==> flow/design.v <==
module controller(
    output reg reg_clr,
    output reg reg_ld,
    output reg max_clr,
    output reg max_ld,
    output reg min_clr,
    output reg min_ld,
    input wire rst,
    input wire A_lt_B,
    input wire C_gt_D,
    input wire clk
);
parameter S0 = 2'b00;
parameter S1 = 2'b01;
parameter S2 = 2'b10;
parameter S3 = 2'b11;
reg [1:0] current_state;
reg [1:0] next_state;
initial begin
    current_state = S0;
end
always @(*) begin
    case(current_state)
    S0: begin
	reg_clr = 0;
	reg_ld = 1;
	max_clr = 1;
	max_ld = 0;
        min_clr = 1;
	min_ld = 0;
    end
    S1: begin
	reg_clr = 0;
	reg_ld = 1;
	max_clr = 0;
	max_ld = 0;
        min_clr = 0;
	min_ld = 0;
    end
    S2: begin
	reg_clr = 0;
	reg_ld = 1;
	max_clr = 0;
	max_ld = 0;
        min_clr = 0;
	min_ld = 1;
    end
    S3: begin
	reg_clr = 0;
	reg_ld = 1;
	max_clr = 0;
	max_ld = 1;
        min_clr = 0;
	min_ld = 0;
    end
    endcase
end
always @(*) begin
    case(current_state)
    S0: begin
        if(rst == 1) next_state = S0;
	else next_state = S1;
    end
    S1: begin
	if(rst == 1) next_state = S0;
        else if((A_lt_B == 1) && (rst == 0)) next_state = S2;
	else if((C_gt_D == 1) && (rst == 0)) next_state = S3;
	else next_state = S1;
    end
    S2: begin
        if(rst == 1) next_state = S0;
        else if((A_lt_B == 1) && (rst == 0)) next_state = S2;
	else if((C_gt_D == 1) && (rst == 0)) next_state = S3;
	else next_state = S1;
    end
    S3: begin
        if(rst == 1) next_state = S0;
        else if((A_lt_B == 1) && (rst == 0)) next_state = S2;
	else if((C_gt_D == 1) && (rst == 0)) next_state = S3;
	else next_state = S1;
    end
    endcase
end
always @(posedge clk) begin
    current_state <= next_state; 
end
endmodule
module datapath(
    output reg signed [31:0] max,
    output reg signed [31:0] min,
    input wire signed [31:0] in,
    input wire reg_clr,
    input wire reg_ld,
    input wire max_clr,
    input wire max_ld,
    input wire min_clr,
    input wire min_ld,
    input wire clk,
    output reg A_lt_B,
    output reg C_gt_D
);
reg signed [31:0] register;
always @(posedge clk) begin
    if(reg_ld == 1) register <= in;
    if($signed(register) < $signed(min)) A_lt_B = 1;
    else A_lt_B = 0;
    if($signed(register) > $signed(max)) C_gt_D = 1;
    else C_gt_D = 0;
    if(min_ld == 1) min <= register;
    if(min_clr == 1) min <= 32'b01111111111111111111111111111111;
    if(max_ld == 1) max <= register;
    if(max_clr == 1) max <= 32'b10000000000000000000000000000000;
end
endmodule
module maxmin(
    output wire signed [31:0] max,
    output wire signed [31:0] min,
    input wire signed [31:0] in,
    input wire rst,
    input wire clk
);
wire __reg_clr;
wire __reg_ld;
wire __max_clr;
wire __max_ld;
wire __min_clr;
wire __min_ld;
wire __A_lt_B;
wire __C_gt_D;
controller ctrl(
    .reg_clr(__reg_clr),
    .reg_ld(__reg_ld),
    .max_clr(__max_clr),
    .max_ld(__max_ld),
    .min_clr(__min_clr),
    .min_ld(__min_ld),
    .rst(rst),
    .A_lt_B(__A_lt_B),
    .C_gt_D(__C_gt_D),
    .clk(clk)
);
datapath dp(
    .max(max),
    .min(min),
    .in(in),
    .reg_clr(__reg_clr),
    .reg_ld(__reg_ld),
    .max_clr(__max_clr),
    .max_ld(__max_ld),
    .min_clr(__min_clr),
    .min_ld(__min_ld),
    .clk(clk),
    .A_lt_B(__A_lt_B),
    .C_gt_D(__C_gt_D)
);
endmodule
### Step by step through the tools: maxmin

What the tools print for maxmin, step after step.
Line numbers count from 1 in the design file above.
Operators carry their Yosys type and port widths (W data, S select, Z words).
A cell with -- has no value.

| inputs | value |
|---|---|
| top module | maxmin |
| clock | clk |
| standard-cell library | sky130hd |
| timing corner | tt_025C_1v80 |

### Word-level counts

Yosys after proc, flatten, opt, wreduce and memory -nomap, before mapping. Enables and synchronous resets that opt folds into registers are not counted as muxes. Memory bits, and registers merged into a memory's read port (data or address), are not among the register bits. Print and check cells are not counted. Equal cells are merged and count once.

| storage and ports | value |
|---|---|
| register bits after elaboration | 100 |
| bits in writable memories | 0 |
| word width x clocked read ports | 0 |
| bits in read-only memories | 0 |
| memories | 0 |
| latch bits | 0 |

| operators by class | value |
|---|---|
| bitwise logic cells | 1 |
| add/subtract/negate cells | 0 |
| magnitude comparators | 2 |
| shift-type cells | 0 |
| div/mod/pow operators | 0 |
| multipliers | 0 |
| multiplexer cells | 11 |
| reduce/logical cells | 7 |
| equal/unequal tests | 3 |

Operators by type and width:

| operator | number |
|---|---|
| $gt A32 B32 Y1 | 1 |
| $lt A32 B32 Y1 | 1 |
| $reduce_or A3 Y1 | 3 |
| $pmux W1 S2 | 3 |
| $mux W2 | 3 |
| $eq A2 B2 Y1 const B | 2 |
| $reduce_or A4 Y1 | 1 |
| $pmux W2 S2 | 1 |
| $mux W1 | 4 |
| $logic_and A1 B1 Y1 | 2 |
| $eq A2 B1 Y1 const B | 1 |
| $logic_not A2 Y1 | 1 |
| $not A1 Y1 | 1 |

### Longest topological paths

Longest topological path by Yosys (ltp), each cell counted once; first at word level (registers and memories cut), then after technology mapping (sequential cells cut; the memories' decode and read muxes count).

| logic depth | value |
|---|---|
| depth after elaboration | 6 |
| ABC_AREA | 0 |
| depth in mapped cells | 8 |
| depth with buffers taken out | 8 |

### After synthesis

Source: synth_stat.txt of the flow (Yosys; design flattened, memories mapped). It holds for the ABC_AREA given above (unset counts as 0); a run with the other value may have another netlist.

Cells by type:

| type | number | total area (µm²) |
|---|---|---|
| sky130_fd_sc_hd__dfxtp_1 | 100 | 2001.92 |
| sky130_fd_sc_hd__ha_1 | 63 | 788.256 |
| sky130_fd_sc_hd__a22o_1 | 31 | 271.51 |
| sky130_fd_sc_hd__inv_1 | 67 | 251.491 |
| sky130_fd_sc_hd__a22oi_1 | 31 | 232.723 |
| sky130_fd_sc_hd__nor2_1 | 37 | 138.883 |
| sky130_fd_sc_hd__a21oi_1 | 23 | 115.11 |
| sky130_fd_sc_hd__nand4_1 | 12 | 75.072 |
| sky130_fd_sc_hd__clkbuf_1 | 17 | 63.811 |
| sky130_fd_sc_hd__a21o_1 | 8 | 60.058 |
| sky130_fd_sc_hd__nand2_1 | 12 | 45.043 |
| sky130_fd_sc_hd__o21ai_0 | 9 | 45.043 |
| sky130_fd_sc_hd__nand3_1 | 5 | 25.024 |
| sky130_fd_sc_hd__nor2b_1 | 3 | 18.768 |
| sky130_fd_sc_hd__nor4_1 | 3 | 18.768 |
| sky130_fd_sc_hd__a41oi_2 | 1 | 16.266 |
| sky130_fd_sc_hd__a221oi_2 | 1 | 15.014 |
| sky130_fd_sc_hd__o31ai_1 | 2 | 15.014 |

Other cell types: 21; their cells: 22.

| mapped netlist | value |
|---|---|
| standard cells after synthesis | 447 |
| flip-flop cells | 100 |
| chip area (Yosys) | 0.0043579 mm² |

By module: a second synthesis without flattening, with its own total; a netlist apart from the flattened one above.

| unflattened totals | value |
|---|---|
| cells (unflattened synthesis) | 483 |
| area (unflattened synthesis) | 0.0048784 mm² |

Rows give one instance, submodules left out.

Modules:

| module | area (mm²) | cells | seq. area (mm²) | times used |
|---|---|---|---|---|
| datapath | 0.0047633 | 469 | 0.0022822 | 1 |
| controller | 0.0001151 | 14 | 0.00004 | 1 |
| maxmin | 0 | 0 | 0 | 1 |

### Path before layout

Source: OpenSTA report_checks on the synthesized netlist (no wires, ideal clock, input and output delay 20% of the period each), path of least setup slack; recovery checks are left aside. Register names are those of the netlist, which keeps one name where synthesis merged equal registers.

| path post-synthesis | value |
|---|---|
| path kind | register to register |
| start | register dp.max[14] |
| end | register dp.C_gt_D |
| stages | 9 |
| required time | 2806 ps |
| path slack | 1045 ps |
| time at the first pin | 0 ps |
| delay of the path | 1885 ps |
| arrival time | 1761 ps |
| clock period | 2930 ps |
| setup time | 124 ps |
| period reached after synthesis | 1885 ps |

"delay of the path" = arrival - input delay + setup time.
"stages": output pins that drive a net of the path, with the launching flip-flop's if there is one; two outputs of one cell count as two.
"period reached after synthesis" is the clock period less the worst setup slack; recovery checks do not enter. This is arithmetic on one report: input and output delays are still those of the set period (20% each).
Between the ends stands the longest chain of elaborated cells between them, by number of cells; it is not shown to be the way that was timed. Of several equally long chains one is given.
Each line given opens the expression or statement behind the cell; cells for indexed reads and writes are added by Yosys, which also makes memories of some case tables.

| on the way, post-synthesis | value |
|---|---|
| path through | sky130_fd_sc_hd__dfxtp_1 -> sky130_fd_sc_hd__inv_1 -> sky130_fd_sc_hd__ha_1 -> sky130_fd_sc_hd__a21oi_2 -> sky130_fd_sc_hd__nand2_1 -> sky130_fd_sc_hd__a221o_1 -> sky130_fd_sc_hd__o31ai_1 -> sky130_fd_sc_hd__o2111ai_1 -> sky130_fd_sc_hd__mux2i_1 |
| cells in the longest elaborated chain | 2 |

RTL lines, path post-synthesis:

| element | RTL line | RTL |
|---|---|---|
| start: declaration | 89 | `output reg signed [31:0] max,` |
| start: assignment | 111 | `if(max_ld == 1) max <= register;` |
| start: assignment | 112 | `if(max_clr == 1) max <= 32'b10000000000000000000000000000000;` |
| $gt A32 B32 Y1 | 107 | `if($signed(register) > $signed(max)) C_gt_D = 1;` |
| $mux W1 | 107 |  |
| end: assignment | 107 |  |
| end: assignment | 108 | `else C_gt_D = 0;` |
| end: declaration | 100 | `output reg C_gt_D` |

### Worst path after layout

Path of least setup slack in the final report of run B (OpenROAD, finished layout, wires in). Where an end is a register, its clock arrival counts in the times.
The report prints the path's times to 10 ps; the period is as set.

| path post-layout | value |
|---|---|
| path kind | register to register |
| start | register dp.max[7] |
| end | register dp.C_gt_D |
| path slack | 170 ps |
| arrival time | 2500 ps |
| clock period | 2440 ps |
| required time | 2670 ps |
| time at the first pin | 350 ps |
| stages | 9 |
| setup time | 120 ps |

Between the ends stands the longest chain of elaborated cells between them, by number of cells; it is not shown to be the way that was timed. Of several equally long chains one is given.

| on the way, post-layout | value |
|---|---|
| path through | sky130_fd_sc_hd__dfxtp_1 -> sky130_fd_sc_hd__inv_1 -> sky130_fd_sc_hd__ha_1 -> sky130_fd_sc_hd__a21oi_1 -> sky130_fd_sc_hd__o21ai_0 -> sky130_fd_sc_hd__a221o_1 -> sky130_fd_sc_hd__o31ai_1 -> sky130_fd_sc_hd__o2111ai_1 -> sky130_fd_sc_hd__mux2i_1 |
| cells in the longest elaborated chain | 2 |

RTL lines, path post-layout:

| element | RTL line | RTL |
|---|---|---|
| start: declaration | 89 | `output reg signed [31:0] max,` |
| start: assignment | 111 | `if(max_ld == 1) max <= register;` |
| start: assignment | 112 | `if(max_clr == 1) max <= 32'b10000000000000000000000000000000;` |
| $gt A32 B32 Y1 | 107 | `if($signed(register) > $signed(max)) C_gt_D = 1;` |
| $mux W1 | 107 |  |
| end: assignment | 107 |  |
| end: assignment | 108 | `else C_gt_D = 0;` |
| end: declaration | 100 | `output reg C_gt_D` |

Hand-over note for maxmin

maxmin through Yosys and OpenROAD on sky130hd: 2 stored runs, unordered, with their settings and measured results. The constraints put input and output delay at 20% of the set period each and load the outputs with 0.01 pF.
"period achieved" = clock period - worst setup slack. The figure is calculated, with input and output delays left at 20% of the set period.
"time used up by the worst setup path" means the part of the period allowed to the worst setup path (the constraints hold back 20% at inputs and 20% at outputs) less its slack; where the path has registers, the arrival times of their clocks count too.
"power": no workload was simulated; the value follows from the tool's default switching activity.
"time used up by the worst setup path" is given in steps of 10 ps.
Among the settings, n/a means not set for that run.
Results: n/a = not shown.

| run name | period_ns | CORE_UTILIZATION | PLACE_DENSITY_LB_ADDON | CORE_ASPECT_RATIO | CELL_PAD_IN_SITES_GLOBAL_PLACEMENT | ABC_AREA | SLEW_MARGIN | MIN_ROUTING_LAYER | CAP_MARGIN | CORE_MARGIN | SETUP_SLACK_MARGIN | CTS_CLUSTER_SIZE | CTS_CLUSTER_DIAMETER | MAX_ROUTING_LAYER | period achieved (ps) | area of the synthesized netlist (mm²) | standard-cell area after layout (mm²) | final setup TNS (ps) | setup slack of the worst path (ps) | die area (mm²) | final worst hold slack (ps) | power (mW) | utilization of the finished layout | time used up by the worst setup path (ps) | worst setup path type |
|---|---|---|---|---|---|---|---|---|---|---|---|---|---|---|---|---|---|---|---|---|---|---|---|---|---|
| run A | 2.82 | 72 | 0.27 | 0.69 | 2 | 0 | 35 | met2 | 20 | 2 | n/a | n/a | n/a | n/a | n/a | n/a | n/a | n/a | n/a | n/a | n/a | n/a | n/a | n/a | n/a |
| run B | 2.44 | 20 | 0.04 | 1.05 | n/a | n/a | 20 | met2 | 20 | 2 | -0.06 | 49 | 134 | met4 | 2268 | 0.0043579 | 0.005972 | 0 | 172 | 0.022987 | 446 | 4.552 | 0.278 | 2270 | register to register |

Run A: did not finish, placement stopped with FLW-0024

End of note.
